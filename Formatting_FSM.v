==> flow/design.v <==
`timescale 1ns / 1ps
module Formatting_FSM(
input clk,
input reset,
input data_ready,  
input [15:0] raw_data_in,  
input data_valid,
input Tx_done,
output reg [7:0] Tx_Data,
output reg Tx_Valid,
output reg done
    );
reg [1:0] state;
reg [15:0] raw_data;
reg [7:0] ascii_buffer[0:4];
reg [2:0] index;
reg signed [15:0] temp_val;
    localparam INIT = 0,
               READ = 1,
               CONVERT = 2,
               SEND_UART = 3;
function [7:0] to_ascii;
    input [3:0] bin;
    begin
        to_ascii = bin + 8'd48;
    end
 endfunction
 always @ (posedge clk or posedge reset)
    if (reset) begin
        state <= INIT;
        Tx_Data <= 0;
        Tx_Valid <= 0;
        done <= 0;
        index <= 0;
        end
    else begin
    case (state) 
        INIT: begin
            done <= 0;
            if (data_valid) begin
                raw_data <= raw_data_in;
                temp_val <= raw_data_in;
                state <= CONVERT;
            end
         end  
        CONVERT: begin
            ascii_buffer[0] <= to_ascii((temp_val / 100) % 10);
            ascii_buffer[1] <= to_ascii((temp_val / 10) % 10);
            ascii_buffer[2] <= to_ascii(temp_val % 10);
            ascii_buffer[3] <= 8'd32;  
            ascii_buffer[4] <= 8'd124;  
            index <= 0;
            state <= SEND_UART;
        end
        SEND_UART: 
            begin
                if(index < 5) begin
                    if (!Tx_Valid && Tx_done) begin
                        Tx_Data <= ascii_buffer[index];
                        Tx_Valid <= 1;
                        index <= index + 1;
                     end else begin
                        Tx_Valid <= 0;
                     end
                  end else begin
                        state <= INIT;
                        done <= 1;
                  end
              end
              default: state <= INIT;
          endcase
      end
endmodule
# Tool chain data of Formatting_FSM
# What the tools print for Formatting_FSM, step after step.
# Line numbers count from 1 in the design file above.
# Cell names lack the library's common part.
inputs:
  top_module: "Formatting_FSM"
  clock_port: "clk"
  lib: "sky130hd"
  corner: "tt_025C_1v80"

# Elaborated design
# Yosys after proc, flatten, opt, wreduce and memory -nomap, before mapping. Print and check cells are not counted. Equal cells are merged and count once.
classes:
  n_mux: 10
  eq_ne: 10
  n_div: 5
  n_reduce_logical: 13
  cmp: 1
  add_sub_neg: 4
  bitwise: 1
ops:
  columns: ["op", "count"]
  rows:
  - ["32-bit by 5-bit remainder unit with 32-bit output (second input constant)", 2]
  - ["16-bit by 8-bit divider with 32-bit output (second input constant)", 1]
  - ["16-bit by 5-bit divider with 32-bit output (second input constant)", 1]
  - ["16-bit by 5-bit remainder unit with 32-bit output (second input constant)", 1]
  - ["8-bit case mux with 5-bit select", 1]
  - ["4-bit by 6-bit adder with 7-bit output (second input constant)", 3]
  - ["3-bit AND reduction", 3]
  - ["2-bit != test (second input constant)", 4]
  - ["2-bit AND reduction", 4]
  - ["3-bit by 2-bit == test with 1-bit output (second input constant)", 2]
  - ["3-bit case mux with 2-bit select", 1]
  - ["2-bit case mux with 3-bit select", 1]
  - ["3-bit two-way mux", 2]
  - ["2-bit == test (second input constant)", 2]
  - ["2-bit nonzero test", 2]
  - ["2-bit two-way mux", 2]
  - ["3-bit by 1-bit adder with 3-bit output (second input constant)", 1]
  - ["3-bit by 1-bit == test with 1-bit output (second input constant)", 1]
  - ["3-bit < comparator (second input constant)", 1]
  - ["3-bit == test (second input constant)", 1]
  - ["3-bit zero test", 1]
  - ["2-bit zero test", 1]
  - ["1-bit case mux with 2-bit select", 1]
  - ["1-bit two-way mux", 2]
  - ["1-bit logical AND", 1]
  - ["1-bit NOT", 1]
  - ["1-bit zero test", 1]
bits:
  reg_bits: 55

# Longest topological paths
# Yosys ltp: most cells in a row. Word level: on the elaborated netlist, between registers, memories and ports. Mapped: between sequential cells and ports; inverters and the memories' decode and read muxes count.
depth:
  ltp_word: 5
  ABC_AREA: 0
  mapped_depth: 60
  mapped_depth_nobuf: 52

# Synthesis result
# The flow's flattened synthesis, as Yosys stat reports it; memories are mapped. The netlist is that of the ABC_AREA named above (0 if unset); the other value can give another one.
# The area totals of this step are shown rounded.
synth_totals:
  synth_area_um2: 9230
  buf_cells: 76
  ffs: 43
  cells: 1256
by_type:
  columns: ["cell", "count", "type_area_um2"]
  rows:
  - ["edfxtp_1", 28, 840.806]
  - ["xnor2_1", 53, 464.195]
  - ["nor2_1", 123, 461.693]
  - ["nand2_1", 122, 457.939]
  - ["a21oi_1", 75, 375.36]
  - ["o21ai_0", 73, 365.35]
  - ["dfrtp_1", 14, 350.336]
  - ["mux2i_1", 28, 280.269]
  - ["nand3_1", 46, 230.221]
  - ["nor3_1", 44, 220.211]
  - ["ha_1", 17, 212.704]
  - ["xor2_1", 23, 201.443]
  - ["clkbuf_1", 47, 176.419]
  - ["a31oi_1", 27, 168.912]
  - ["o211ai_1", 20, 150.144]
  - ["o31ai_1", 20, 150.144]
  - ["a211oi_1", 18, 135.13]
  - ["nor4_1", 21, 131.376]
# Not listed: further types 106, cells in them 457.

# Worst setup path after synthesis
# Path of least setup slack by OpenSTA after synthesis, without wires, with an ideal clock, recovery checks aside; 20% of the period is set as input and as output delay. Where synthesis merged equal registers, the netlist keeps one of their names.
synth_timing:
  path_kind: "register -> register"
  startpoint: "register temp_val[5]"
  endpoint: "register ascii_buffer[1][3]"
  t_required_ps: 24033
  path_stages: 54
  setup_time_ps: 267
  arrival_time_ps: 11539
  tclk_ps: 24300
  path_slack_ps: 12493
  path_delay_ps: 11806
  t_first_pin_ps: 0
  synth_period_reached_ps: 11807
# "path_delay_ps" is the arrival time less input delay plus setup time.
# "path_stages" counts driving pins, that of a launching flip-flop among them; a cell with two outputs on the path counts twice.
# "synth_period_reached_ps" = period - worst setup slack (recovery checks aside). The figure is calculated, with input and output delays left at 20% of the set period.
# The rows between start and end are the longest chain of elaborated cells between them; the timing report does not say that the signal goes this way. Where chains are equally long, one stands for them.
# Each line given opens the expression or statement behind the cell; cells for indexed reads and writes are added by Yosys, which also makes memories of some case tables.
synth_between:
  cell_sequence: "edfxtp_1 -> or4_4 -> buf_6 -> o41ai_4 -> xnor2_2 -> a21oi_4 -> nor3_1 -> nor3_1 -> mux2_1 -> a211o_1 -> a31oi_4 -> a211oi_2 -> o21ai_1 -> a31oi_1 -> a2111o_1 -> nor3_4 -> clkbuf_1 -> o21bai_1 -> [... 18 more ...] -> buf_6 -> and2_4 -> buf_6 -> o31a_1 -> o221ai_1 -> a221oi_4 -> a211oi_2 -> o31ai_2 -> o21ai_2 -> a221oi_1 -> nand2b_1 -> a22oi_1 -> ha_1 -> nand2_1 -> o21ai_0 -> xor2_1 -> mux2i_1 -> xor2_1"
  elab_chain_len: 3
  cone_cells: 3
  classes_between: "add/sub: 1; div: 2"
synth_rtl:
  columns: ["item", "line_no", "text"]
  rows:
  - ["start, declared", 17, "reg signed [15:0] temp_val;"]
  - ["start, assigned", 42, "temp_val <= raw_data_in;"]
  - ["16-bit by 5-bit divider with 32-bit output", 48, "ascii_buffer[1] <= to_ascii((temp_val / 10) % 10);"]
  - ["32-bit by 5-bit remainder unit with 32-bit output", 48, null]
  - ["4-bit by 6-bit adder with 7-bit output", 25, "to_ascii = bin + 8'd48;"]
  - ["end, assigned", 48, null]
  - ["end, declared", 15, "reg [7:0] ascii_buffer[0:4];"]

# Path in the finished layout
# Path of least setup slack in the final report of flow run 1 (OpenROAD, finished layout, wires in). Where an end is a register, its clock arrival counts in the times.
# The path's times are printed in steps of 10 ps; the period is the one set.
layout_timing:
  path_kind: "register -> register"
  startpoint: "register temp_val[5]"
  endpoint: "register ascii_buffer[1][3]"
  tclk_ps: 22100
  path_slack_ps: 6490
  t_required_ps: 22130
  arrival_time_ps: 15640
  setup_time_ps: 260
  t_first_pin_ps: 300
  path_stages: 49
# The rows between start and end are the longest chain of elaborated cells between them; the timing report does not say that the signal goes this way. Where chains are equally long, one stands for them.
layout_between:
  cell_sequence: "edfxtp_1 -> nor4_4 -> nand4_1 -> nor4_2 -> nand2_1 -> and3_1 -> o31ai_2 -> a31oi_1 -> o21bai_1 -> nand3_1 -> a211o_1 -> nand3_1 -> o22ai_1 -> a2111o_1 -> nor3_4 -> or4_1 -> o211ai_1 -> a21oi_1 -> [... 13 more ...] -> nor4b_4 -> or3_1 -> nand3_2 -> mux2i_1 -> a311oi_1 -> a21boi_1 -> nor4_2 -> o31ai_2 -> o21ai_2 -> a221oi_1 -> nand2b_1 -> a22oi_1 -> ha_1 -> nand2_1 -> o21ai_0 -> xor2_1 -> mux2i_1 -> xor2_1"
  elab_chain_len: 3
  cone_cells: 3
  classes_between: "add/sub: 1; div: 2"
layout_rtl:
  columns: ["item", "line_no", "text"]
  rows:
  - ["start, declared", 17, "reg signed [15:0] temp_val;"]
  - ["start, assigned", 42, "temp_val <= raw_data_in;"]
  - ["16-bit by 5-bit divider with 32-bit output", 48, "ascii_buffer[1] <= to_ascii((temp_val / 10) % 10);"]
  - ["32-bit by 5-bit remainder unit with 32-bit output", 48, null]
  - ["4-bit by 6-bit adder with 7-bit output", 25, "to_ascii = bin + 8'd48;"]
  - ["end, assigned", 48, null]
  - ["end, declared", 15, "reg [7:0] ascii_buffer[0:4];"]

--- measured runs ---
2 stored runs of Formatting_FSM in the flow (synthesis by Yosys, layout by OpenROAD, sky130hd cells), in arbitrary order. Constraints: input delay and output delay 20% of the set period each, output load 0.01 pF.
"achieved_clock_period_ps" means the clock period less the worst setup slack. The figure is calculated, with input and output delays left at 20% of the set period.
"worst_path_allowed_less_slack_ps" is the time allowed to the run's worst setup path (the clock period less input and output delay, where it has them) less its slack. Clock arrival times count: a late capture clock shortens it, a late launch clock lengthens it.
By "total_power_mw" is meant OpenSTA's value without simulated activity: inputs other than the clock are taken to toggle once in ten clock periods, and the tool carries that through the logic.
"worst_path_allowed_less_slack_ps" is known to 10 ps.
Results are given in rounded form.

--- flow run 1 ---
==> flow/run.sh <==
#!/bin/bash
# the make line also repeats the synthesis and layout settings of config.mk as NAME=value (left out here)
make -C /OpenROAD-flow-scripts/flow DESIGN_CONFIG=/design/flow/config.mk WORK_HOME=/design/flow/orfs CLKGATE_MAP_FILE= finish
==> flow/config.mk <==
export PLATFORM = sky130hd
export DESIGN_NAME = Formatting_FSM
export DESIGN_NICKNAME = Formatting_FSM
export VERILOG_FILES = /design/flow/design.v
export SDC_FILE = /design/flow/constraint.sdc
export NUM_CORES = 4
export LEC_CHECK = 0
export CAP_MARGIN = 15
export CELL_PAD_IN_SITES_DETAIL_PLACEMENT = 1
export CORE_MARGIN = 2
export CORE_UTILIZATION = 22
export CTS_CLUSTER_DIAMETER = 399
export MIN_ROUTING_LAYER = met2
export SLEW_MARGIN = 20
==> flow/constraint.sdc <==
create_clock -name core_clock -period 22.1 [get_ports {clk}]
set_input_delay 4.4200 -clock core_clock [delete_from_list [all_inputs] [get_ports {clk}]]
set_output_delay 4.4200 -clock core_clock [all_outputs]
set_load 0.01 [all_outputs]

==> results, as YAML <==
results:
  achieved_clock_period_ps: 15609
  design_die_area_um2: 43600
  utilization_frac: 0.244
  setup_ws_ps: 6490
  worst_path_allowed_less_slack_ps: 15610
  worst_path_kind: "register -> register"
  total_power_mw: 1.49
  post_route_stdcell_area_um2: 10200
  tns_ps: 0
  synth_chip_area_um2: 9230
  hold_ws_ps: 485

--- flow run 2 ---
==> flow/run.sh <==
#!/bin/bash
# the make line also repeats the synthesis and layout settings of config.mk as NAME=value (left out here)
make -C /OpenROAD-flow-scripts/flow DESIGN_CONFIG=/design/flow/config.mk WORK_HOME=/design/flow/orfs CLKGATE_MAP_FILE= finish
==> flow/config.mk <==
export PLATFORM = sky130hd
export DESIGN_NAME = Formatting_FSM
export DESIGN_NICKNAME = Formatting_FSM
export VERILOG_FILES = /design/flow/design.v
export SDC_FILE = /design/flow/constraint.sdc
export NUM_CORES = 4
export LEC_CHECK = 0
export CAP_MARGIN = 20
export CORE_ASPECT_RATIO = 1.11
export CORE_MARGIN = 4
export CORE_UTILIZATION = 34
export CTS_CLUSTER_DIAMETER = 392
export CTS_CLUSTER_SIZE = 26
export GPL_ROUTABILITY_DRIVEN = 0
export GPL_TIMING_DRIVEN = 1
export MAX_ROUTING_LAYER = met4
export PLACE_DENSITY_LB_ADDON = 0.21
export SETUP_SLACK_MARGIN = 0.01
export SLEW_MARGIN = 20
export TNS_END_PERCENT = 70
==> flow/constraint.sdc <==
create_clock -name core_clock -period 17.6 [get_ports {clk}]
set_input_delay 3.5200 -clock core_clock [delete_from_list [all_inputs] [get_ports {clk}]]
set_output_delay 3.5200 -clock core_clock [all_outputs]
set_load 0.01 [all_outputs]

==> results, as YAML <==
results:
  achieved_clock_period_ps: 14800
  design_die_area_um2: 29900
  utilization_frac: 0.373
  setup_ws_ps: 2800
  worst_path_allowed_less_slack_ps: 14800
  worst_path_kind: "register -> register"
  total_power_mw: 1.81
  post_route_stdcell_area_um2: 9960
  tns_ps: 0
  synth_chip_area_um2: 9230
  hold_ws_ps: 465
--- end ---
