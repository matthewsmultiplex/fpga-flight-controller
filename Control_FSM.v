==> flow/design.v <==
`timescale 1ns / 1ps
module Control_FSM (
input clk,
input reset,
input start, 
input spi_done,
input uart_done,
input data_flag,
input [15:0] sensor_data, 
output reg spi_start,
output reg uart_start,
output reg [7:0] duty_cycle
);
localparam IDLE = 0,
           READ_IMU = 1,
           WAIT_SPI = 2,
           PROCESS = 3,
           UPDATE_PWM = 4,
           TX_UART = 5;
reg [2:0] state;
reg [15:0] sensor_buffer;
always @ (posedge clk) begin
    if(reset) begin
    spi_start <= 0; 
    uart_start <= 0;
    duty_cycle <= 0; 
    sensor_buffer <= 0;
    state <= IDLE; 
    end
    else begin
    spi_start <= 0; 
    uart_start <=0;
    case(state) 
    IDLE: begin
        state <= READ_IMU; 
        end
    READ_IMU: begin 
        spi_start <= 1;
        state <= WAIT_SPI;
        end
    WAIT_SPI: begin
    if(spi_done)
        state <= PROCESS;
    end
    PROCESS: begin
    sensor_buffer <= sensor_data;
    state <= UPDATE_PWM;
    end
    UPDATE_PWM: begin
        duty_cycle <= sensor_buffer[15:8];
        state <= TX_UART;
        end
    TX_UART: begin
        uart_start <= 1;
        if (uart_done)
            state <= READ_IMU;
        end
     default: state <= IDLE;
     endcase
  end
end
endmodule
======== Step by step through the tools: Control_FSM ========
Tool output for the design above, in the order of the flow.
Lines are those of the file above, counted from 1.
Cell names lack the library's common part.
A cell with - has no value.
set-up
  top ..................................... Control_FSM
  clock port .............................. clk
  cell library ............................ sky130hd
  corner .................................. tt_025C_1v80

======== Elaborated design ========
Yosys after proc, flatten, opt, wreduce and memory -nomap, before mapping. Memory bits, and registers merged into a memory's read port (data or address), are not among the register bits. Print and check cells are not counted. Equal cells are merged and count once.
bit counts
  output and inout bits ................... 10
  flip-flop bits (word level) ............. 29
  bits of input ports ..................... 22
  elaborated cells ........................ 19
operators by class
  reduce/logical cells .................... 2
  muxes and demuxes ....................... 5
  eq/ne operators ......................... 7
operators by type and width
  cell                                                                    number
  3-bit parallel mux with 6-bit select                                    1
  3-bit by 2-bit equality test with 1-bit output (second input constant)  2
  3-bit equality test (second input constant)                             2
  3-bit two-way mux                                                       2
  2-bit != test (second input constant)                                   2
  3-bit by 1-bit equality test with 1-bit output (second input constant)  1
  3-bit logical NOT                                                       1
  2-bit AND reduction                                                     1
  1-bit two-way mux                                                       2

======== Logic depth ========
Longest topological path by Yosys (ltp), each cell counted once; first at word level (registers and memories cut), then after technology mapping (sequential cells cut; the memories' decode and read muxes count).
logic depth
  depth in word-level cells ............... 3
  ABC_AREA ................................ 0
  depth in mapped cells ................... 3
  depth with buffers taken out ............ 2

======== After synthesis ========
Yosys stat after the flow's synthesis: flattened, memories mapped to cells. It holds for the ABC_AREA given above (unset counts as 0); a run with the other value may have another netlist.
cells by type
  type      number  area in all (um^2)
  dfxtp_1   24      480.461
  mux2i_1   16      160.154
  nor2_1    18      67.565
  buf_6     2       22.522
  a21oi_1   3       15.014
  nand2b_1  2       12.512
  nor2b_1   2       12.512
  buf_2     2       10.01
  and3b_1   1       8.758
  inv_1     2       7.507
mapped netlist
  sequential area ......................... 480.5 um^2
  chip area (Yosys) ....................... 797.0 um^2
  buffer cells ............................ 4
  flip-flop cells ......................... 24
  mapped cells ............................ 72

======== Path before layout ========
Path of least setup slack by OpenSTA after synthesis, without wires, with an ideal clock, recovery checks aside; 20% of the period is set as input and as output delay. Where synthesis merged equal registers, the netlist keeps one of their names.
path after synthesis
  path kind ............................... flip-flop to flip-flop
  start ................................... reg state
  end ..................................... reg duty_cycle[0]
  driving pins on the path ................ 4
  period .................................. 1.19 ns
  path slack .............................. 0.416 ns
  time at the first pin ................... 0.000 ns
  delay of the path ....................... 0.774 ns
  required time ........................... 1.073 ns
  data arrival time ....................... 0.657 ns
  synthesis period reached ................ 0.774 ns
"delay of the path" = arrival - input delay + setup time.
"driving pins on the path" counts driving pins, that of a launching flip-flop among them; a cell with two outputs on the path counts twice.
"synthesis period reached" = period - worst setup slack (recovery checks aside). The figure is calculated, with input and output delays left at 20% of the set period.
An end named without its bit number is one bit of that signal or, where synthesis recoded a state register, one of its new flip-flops.
A register here has more assigning lines than the two given.
between the ends, after synthesis
  cells stage by stage .................... dfxtp_1 buf_6 mux2i_1 nor2_1
ends and longest elaborated chain, after synthesis
  what           line  source
  from (decl)    20    reg [2:0] state;
  from (assign)  28    state <= IDLE;
  from (assign)  35    state <= READ_IMU;
  to (assign)    26    duty_cycle <= 0;
  to (assign)    50    duty_cycle <= sensor_buffer[15:8];
  to (decl)      12    output reg [7:0] duty_cycle
No chain of elaborated cells between the ends is given.

Top module Control_FSM; platform sky130hd; tools Yosys and OpenROAD; 2 stored runs in no particular order. Input and output delays are each 20% of the period that was set; the output load is 0.01 pF.

Flow files of run A
==> flow/run.sh <==
#!/bin/bash
# the make line also repeats the synthesis and layout settings of config.mk as NAME=value (left out here)
make -C /OpenROAD-flow-scripts/flow DESIGN_CONFIG=/design/flow/config.mk WORK_HOME=/design/flow/orfs CLKGATE_MAP_FILE= finish
==> flow/config.mk <==
export PLATFORM = sky130hd
export DESIGN_NAME = Control_FSM
export DESIGN_NICKNAME = Control_FSM
export VERILOG_FILES = /design/flow/design.v
export SDC_FILE = /design/flow/constraint.sdc
export NUM_CORES = 4
export LEC_CHECK = 0
export CAP_MARGIN = 25
export CELL_PAD_IN_SITES_GLOBAL_PLACEMENT = 2
export CORE_MARGIN = 2
export CORE_UTILIZATION = 56
export GPL_TIMING_DRIVEN = 1
export MAX_ROUTING_LAYER = met4
export PLACE_DENSITY_LB_ADDON = 0.22
export SETUP_SLACK_MARGIN = 0.05
export SLEW_MARGIN = 20
==> flow/constraint.sdc <==
create_clock -name core_clock -period 0.874 [get_ports {clk}]
set_input_delay 0.1748 -clock core_clock [delete_from_list [all_inputs] [get_ports {clk}]]
set_output_delay 0.1748 -clock core_clock [all_outputs]
set_load 0.01 [all_outputs]

report of run A: did not finish, place, FLW-0024

Flow files of run B
==> flow/run.sh <==
#!/bin/bash
# the make line also repeats the synthesis and layout settings of config.mk as NAME=value (left out here)
make -C /OpenROAD-flow-scripts/flow DESIGN_CONFIG=/design/flow/config.mk WORK_HOME=/design/flow/orfs CLKGATE_MAP_FILE= finish
==> flow/config.mk <==
export PLATFORM = sky130hd
export DESIGN_NAME = Control_FSM
export DESIGN_NICKNAME = Control_FSM
export VERILOG_FILES = /design/flow/design.v
export SDC_FILE = /design/flow/constraint.sdc
export NUM_CORES = 4
export LEC_CHECK = 0
export CAP_MARGIN = 20
export CELL_PAD_IN_SITES_GLOBAL_PLACEMENT = 3
export CORE_MARGIN = 2
export CORE_UTILIZATION = 55
export GPL_TIMING_DRIVEN = 0
export MAX_ROUTING_LAYER = met5
export MIN_ROUTING_LAYER = met2
export PLACE_DENSITY = 0.57
export SLEW_MARGIN = 40
export TNS_END_PERCENT = 10
==> flow/constraint.sdc <==
create_clock -name core_clock -period 1.06 [get_ports {clk}]
set_input_delay 0.2120 -clock core_clock [delete_from_list [all_inputs] [get_ports {clk}]]
set_output_delay 0.2120 -clock core_clock [all_outputs]
set_load 0.01 [all_outputs]

report of run B: did not finish, place, GPL-0301
