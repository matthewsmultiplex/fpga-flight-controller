==> flow/design.v <==
`timescale 1ns/ 1ps
module PWM_Gen(
    input clk,
    input reset, 
    input [7:0] duty_cycle,
    output pwm_out
    );
parameter CLK_FREQ = 100000000;
parameter PWM_FREQ = 20000;
localparam integer MAX_COUNT = CLK_FREQ / PWM_FREQ;   
reg [31:0] counter = 0; 
always @ (posedge clk) begin
    if (reset)
            counter <= 0; 
    else if (counter >= MAX_COUNT - 1)
            counter <= 0;
    else 
            counter <= counter + 1; 
end
assign pwm_out = (counter < ((duty_cycle * MAX_COUNT) >> 8)) ? 1'b1 : 1'b0;
endmodule
# [From RTL to reports: PWM_Gen]
# Tool output for the design above, in the order of the flow.
# Lines are those of the file above, counted from 1.
# Cell names lack the library's common part.
# The mark - stands for no value.
[setup] design="PWM_Gen" clk_port="clk" lib="sky130hd" lib_corner="tt_025C_1v80"

# [Word level]
# Yosys after proc, flatten, opt, wreduce and memory -nomap, before mapping. Enables and synchronous resets that opt folds into registers are not counted as muxes. Memory bits, and registers merged into a memory's read port (data or address), are not among the register bits. Print and check cells are not counted. Equal cells are merged and count once.
[classes] n_shift=0 logic=0 div_mod_pow=0 n_reduce_logical=1 eq_ne=0 n_mux=1 n_addsub=1 compare=2 mul=1
[op_table] op="multiplier 8 x 10 -> 18 bit with constant B" n=1
[op_table] op="adder 32 x 1 -> 32 bit with constant B" n=1
[op_table] op="< comparator 32 x 13 -> 1 bit" n=1
[op_table] op=">= comparator 32 x 13 -> 1 bit with constant B" n=1
[op_table] op="OR reduction 2 bit" n=1
[op_table] op="two-way mux 1 bit" n=1
[word_totals] mem_count=0 latch_bits=0 clocked_rd_ports_x_width=0 out_inout_bits=1 mem_bits_rw=0 register_bits=32 mem_bits_ro=0 elab_cells=7 in_bits=10

# [Logic depth]
# Longest topological path by Yosys (ltp), each cell counted once; first at word level (registers and memories cut), then after technology mapping (sequential cells cut; the memories' decode and read muxes count).
[logic_depth] ltp_word=3 abc_area=0 mapped_depth=19 mapped_depth_nobuf=19

# [Synthesis result]
# Yosys stat after the flow's synthesis: flattened, memories mapped to cells. It holds for the ABC_AREA given above (unset counts as 0); a run with the other value may have another netlist.
# The area totals of this step are shown rounded.
[synth_totals] buf_cells=2 seqArea_mm2=0.0006406 ffs=32 mapped_area_mm2=0.002351 cells=240
[types] cell_type="dfxtp_1" n=32 area_total_um2=640.614
[types] cell_type="ha_1" n=51 area_total_um2=638.112
[types] cell_type="fa_1" n=12 area_total_um2=240.23
[types] cell_type="inv_1" n=25 area_total_um2=93.84
[types] cell_type="nor2_1" n=21 area_total_um2=78.826
[types] cell_type="xnor2_1" n=9 area_total_um2=78.826
[types] cell_type="xor2_1" n=9 area_total_um2=78.826
[types] cell_type="a21oi_1" n=9 area_total_um2=45.043
[types] cell_type="nand2_1" n=12 area_total_um2=45.043
[types] cell_type="nand4_1" n=5 area_total_um2=31.28
[types] cell_type="nor4_1" n=5 area_total_um2=31.28
[types] cell_type="a21o_1" n=4 area_total_um2=30.029
[types] cell_type="and3_1" n=4 area_total_um2=25.024
[types] cell_type="nand3_1" n=5 area_total_um2=25.024
[types] cell_type="o21ai_0" n=4 area_total_um2=20.019
[types] cell_type="nand2b_1" n=3 area_total_um2=18.768
[types] cell_type="a211o_1" n=2 area_total_um2=17.517
[types] cell_type="a221oi_1" n=2 area_total_um2=17.517
# Other cell types: 21; their cells: 26.

# [Path before layout]
# Source: OpenSTA report_checks on the synthesized netlist (no wires, ideal clock, input and output delay 20% of the period each), path of least setup slack; recovery checks are left aside. Register names are those of the netlist, which keeps one name where synthesis merged equal registers.
[synth_timing] path_kind="input -> output" startpoint="input duty_cycle[2]" endpoint="output pwm_out" slack_ns=1.765 delay_ns=4.157 arrival_ns=6.131 out_delay_ns=1.974 required_ns=7.896 path_buffers=0 input_delay_ns=1.974 tclk_ns=9.87 driving_pins=18 launch_ns=1.974 synth_period_reached_ns=8.105
# "delay_ns" is the arrival time less input delay plus setup time.
# At an output port there is no setup time.
# "driving_pins" counts driving pins, that of a launching flip-flop among them; a cell with two outputs on the path counts twice.
# "synth_period_reached_ns" is the clock period less the worst setup slack; recovery checks do not enter. This is arithmetic on one report: input and output delays are still those of the set period (20% each).
# Between the ends stands the longest chain of elaborated cells between them, by number of cells; it is not shown to be the way that was timed. Of several equally long chains one is given.
# A line is the first line of the expression or statement that the cell stems from. Yosys adds cells for indexed reads and writes and turns some case tables into memories.
[synth_via] path_cell_list="ha_1 -> ha_1 -> inv_1 -> fa_1 -> fa_1 -> inv_1 -> ha_1 -> a21o_1 -> a21oi_1 -> o21ai_0 -> a31o_2 -> xnor2_1 -> ha_1 -> a21oi_1 -> o21ai_0 -> a2111oi_0 -> o31ai_1 -> a311oi_1" elab_chain_cells=3 cells_between=3 cone_lines=1 classes_between="mul (1); compare (1); mux (1)"
[synth_lines] item="start, declared" line_no=5 text="input [7:0] duty_cycle,"
[synth_lines] item="multiplier 8 x 10 -> 18 bit" line_no=20 text="assign pwm_out = (counter < ((duty_cycle * MAX_COUNT) >> 8)) ? 1'b1 : 1'b0;"
[synth_lines] item="< comparator 32 x 13 -> 1 bit" line_no=20
[synth_lines] item="two-way mux 1 bit" line_no=20
[synth_lines] item="end, declared" line_no=6 text="output pwm_out"

# [Path in the finished layout]
# Path of least setup slack in the final report of flow run A (OpenROAD, finished layout, wires in). Where an end is a register, its clock arrival counts in the times.
[layout_timing] path_kind="input -> output" startpoint="input duty_cycle[7]" endpoint="output pwm_out" input_delay_ns=1.40 tclk_ns=7.01 launch_ns=1.40 out_delay_ns=1.40 path_buffers=3 slack_ns=-0.09 arrival_ns=5.70 required_ns=5.61 driving_pins=19
# Between the ends stands the longest chain of elaborated cells between them, by number of cells; it is not shown to be the way that was timed. Of several equally long chains one is given.
[layout_via] path_cell_list="buf_6 -> fa_1 -> fa_1 -> ha_1 -> inv_2 -> fa_2 -> inv_2 -> ha_4 -> nand2_1 -> a21oi_2 -> mux2i_1 -> o2111a_1 -> ha_4 -> a21oi_2 -> o21ai_4 -> buf_4 -> a41o_1 -> a311oi_1 -> buf_2" elab_chain_cells=3 cells_between=3 cone_lines=1 classes_between="mul (1); compare (1); mux (1)"
[layout_lines] item="start, declared" line_no=5 text="input [7:0] duty_cycle,"
[layout_lines] item="multiplier 8 x 10 -> 18 bit" line_no=20 text="assign pwm_out = (counter < ((duty_cycle * MAX_COUNT) >> 8)) ? 1'b1 : 1'b0;"
[layout_lines] item="< comparator 32 x 13 -> 1 bit" line_no=20
[layout_lines] item="two-way mux 1 bit" line_no=20
[layout_lines] item="end, declared" line_no=6 text="output pwm_out"

Subject: flow runs of PWM_Gen

Hi,

2 stored runs of PWM_Gen in the flow (synthesis by Yosys, layout by OpenROAD, sky130hd cells), in arbitrary order. Constraints: input delay and output delay 20% of the set period each, output load 0.01 pF.
"achieved_period_ns" is the run's clock period less its worst setup slack. It is reckoned from that one timing run; input and output delays stay at 20% of the period that was set.
By "worstPathTime_ns" is meant the share of the clock period that the worst setup path is allowed (20% is reserved at inputs, 20% at outputs), minus its slack. Clock arrival times at its registers enter into it.
By "power.total_uw" is meant OpenSTA's value without simulated activity: inputs other than the clock are taken to toggle once in ten clock periods, and the tool carries that through the logic.
The measured numbers are rounded.

[flow] flow run A: files
==> flow/run.sh <==
#!/bin/bash
# the make line also repeats the synthesis and layout settings of config.mk as NAME=value (left out here)
make -C /OpenROAD-flow-scripts/flow DESIGN_CONFIG=/design/flow/config.mk WORK_HOME=/design/flow/orfs CLKGATE_MAP_FILE= finish
==> flow/config.mk <==
export PLATFORM = sky130hd
export DESIGN_NAME = PWM_Gen
export DESIGN_NICKNAME = PWM_Gen
export VERILOG_FILES = /design/flow/design.v
export SDC_FILE = /design/flow/constraint.sdc
export NUM_CORES = 4
export LEC_CHECK = 0
export CAP_MARGIN = 20
export CORE_MARGIN = 2
export CORE_UTILIZATION = 54
export GPL_TIMING_DRIVEN = 1
export HOLD_SLACK_MARGIN = 0.04
export PLACE_DENSITY_LB_ADDON = 0.1
export SLEW_MARGIN = 0
export TNS_END_PERCENT = 70
==> flow/constraint.sdc <==
create_clock -name core_clock -period 7.01 [get_ports {clk}]
set_input_delay 1.4020 -clock core_clock [delete_from_list [all_inputs] [get_ports {clk}]]
set_output_delay 1.4020 -clock core_clock [all_outputs]
set_load 0.01 [all_outputs]

[flow] flow run A: metrics
[metrics] design.die.area_mm2 = 0.004897
[metrics] final_cell_area_mm2 = 0.003336
[metrics] final_setup_ws_ns = -0.093
[metrics] yosys.chip_area_mm2 = 0.002351
[metrics] setupTns_ns = -0.093
[metrics] achieved_period_ns = 7.103
[metrics] ws_hold_ns = 0.483
[metrics] finish.utilization_frac = 0.816
[metrics] power.total_uw = 920
[metrics] worstPathTime_ns = 4.30
[metrics] critical_path_type = input -> output

[flow] flow run B: files
==> flow/run.sh <==
#!/bin/bash
# the make line also repeats the synthesis and layout settings of config.mk as NAME=value (left out here)
make -C /OpenROAD-flow-scripts/flow DESIGN_CONFIG=/design/flow/config.mk WORK_HOME=/design/flow/orfs CLKGATE_MAP_FILE= finish
==> flow/config.mk <==
export PLATFORM = sky130hd
export DESIGN_NAME = PWM_Gen
export DESIGN_NICKNAME = PWM_Gen
export VERILOG_FILES = /design/flow/design.v
export SDC_FILE = /design/flow/constraint.sdc
export NUM_CORES = 4
export LEC_CHECK = 0
export ABC_AREA = 1
export CAP_MARGIN = 20
export CELL_PAD_IN_SITES_GLOBAL_PLACEMENT = 1
export CORE_ASPECT_RATIO = 0.62
export CORE_MARGIN = 2
export CORE_UTILIZATION = 21
export CTS_CLUSTER_DIAMETER = 227
export MIN_ROUTING_LAYER = met1
export PLACE_DENSITY_LB_ADDON = 0.09
export SLEW_MARGIN = 30
export TNS_END_PERCENT = 20
==> flow/constraint.sdc <==
create_clock -name core_clock -period 6.53 [get_ports {clk}]
set_input_delay 1.3060 -clock core_clock [delete_from_list [all_inputs] [get_ports {clk}]]
set_output_delay 1.3060 -clock core_clock [all_outputs]
set_load 0.01 [all_outputs]

[flow] flow run B: metrics
[metrics] power.total_uw = 966.1
[metrics] worstPathTime_ns = 3.66
[metrics] critical_path_type = input -> output
[metrics] final_setup_ws_ns = 0.256
[metrics] achieved_period_ns = 6.274
[metrics] design.die.area_mm2 = 0.01317
[metrics] ws_hold_ns = 0.461
[metrics] finish.utilization_frac = 0.294
[metrics] yosys.chip_area_mm2 = 0.002571
[metrics] setupTns_ns = 0.000
[metrics] final_cell_area_mm2 = 0.003466

Regards
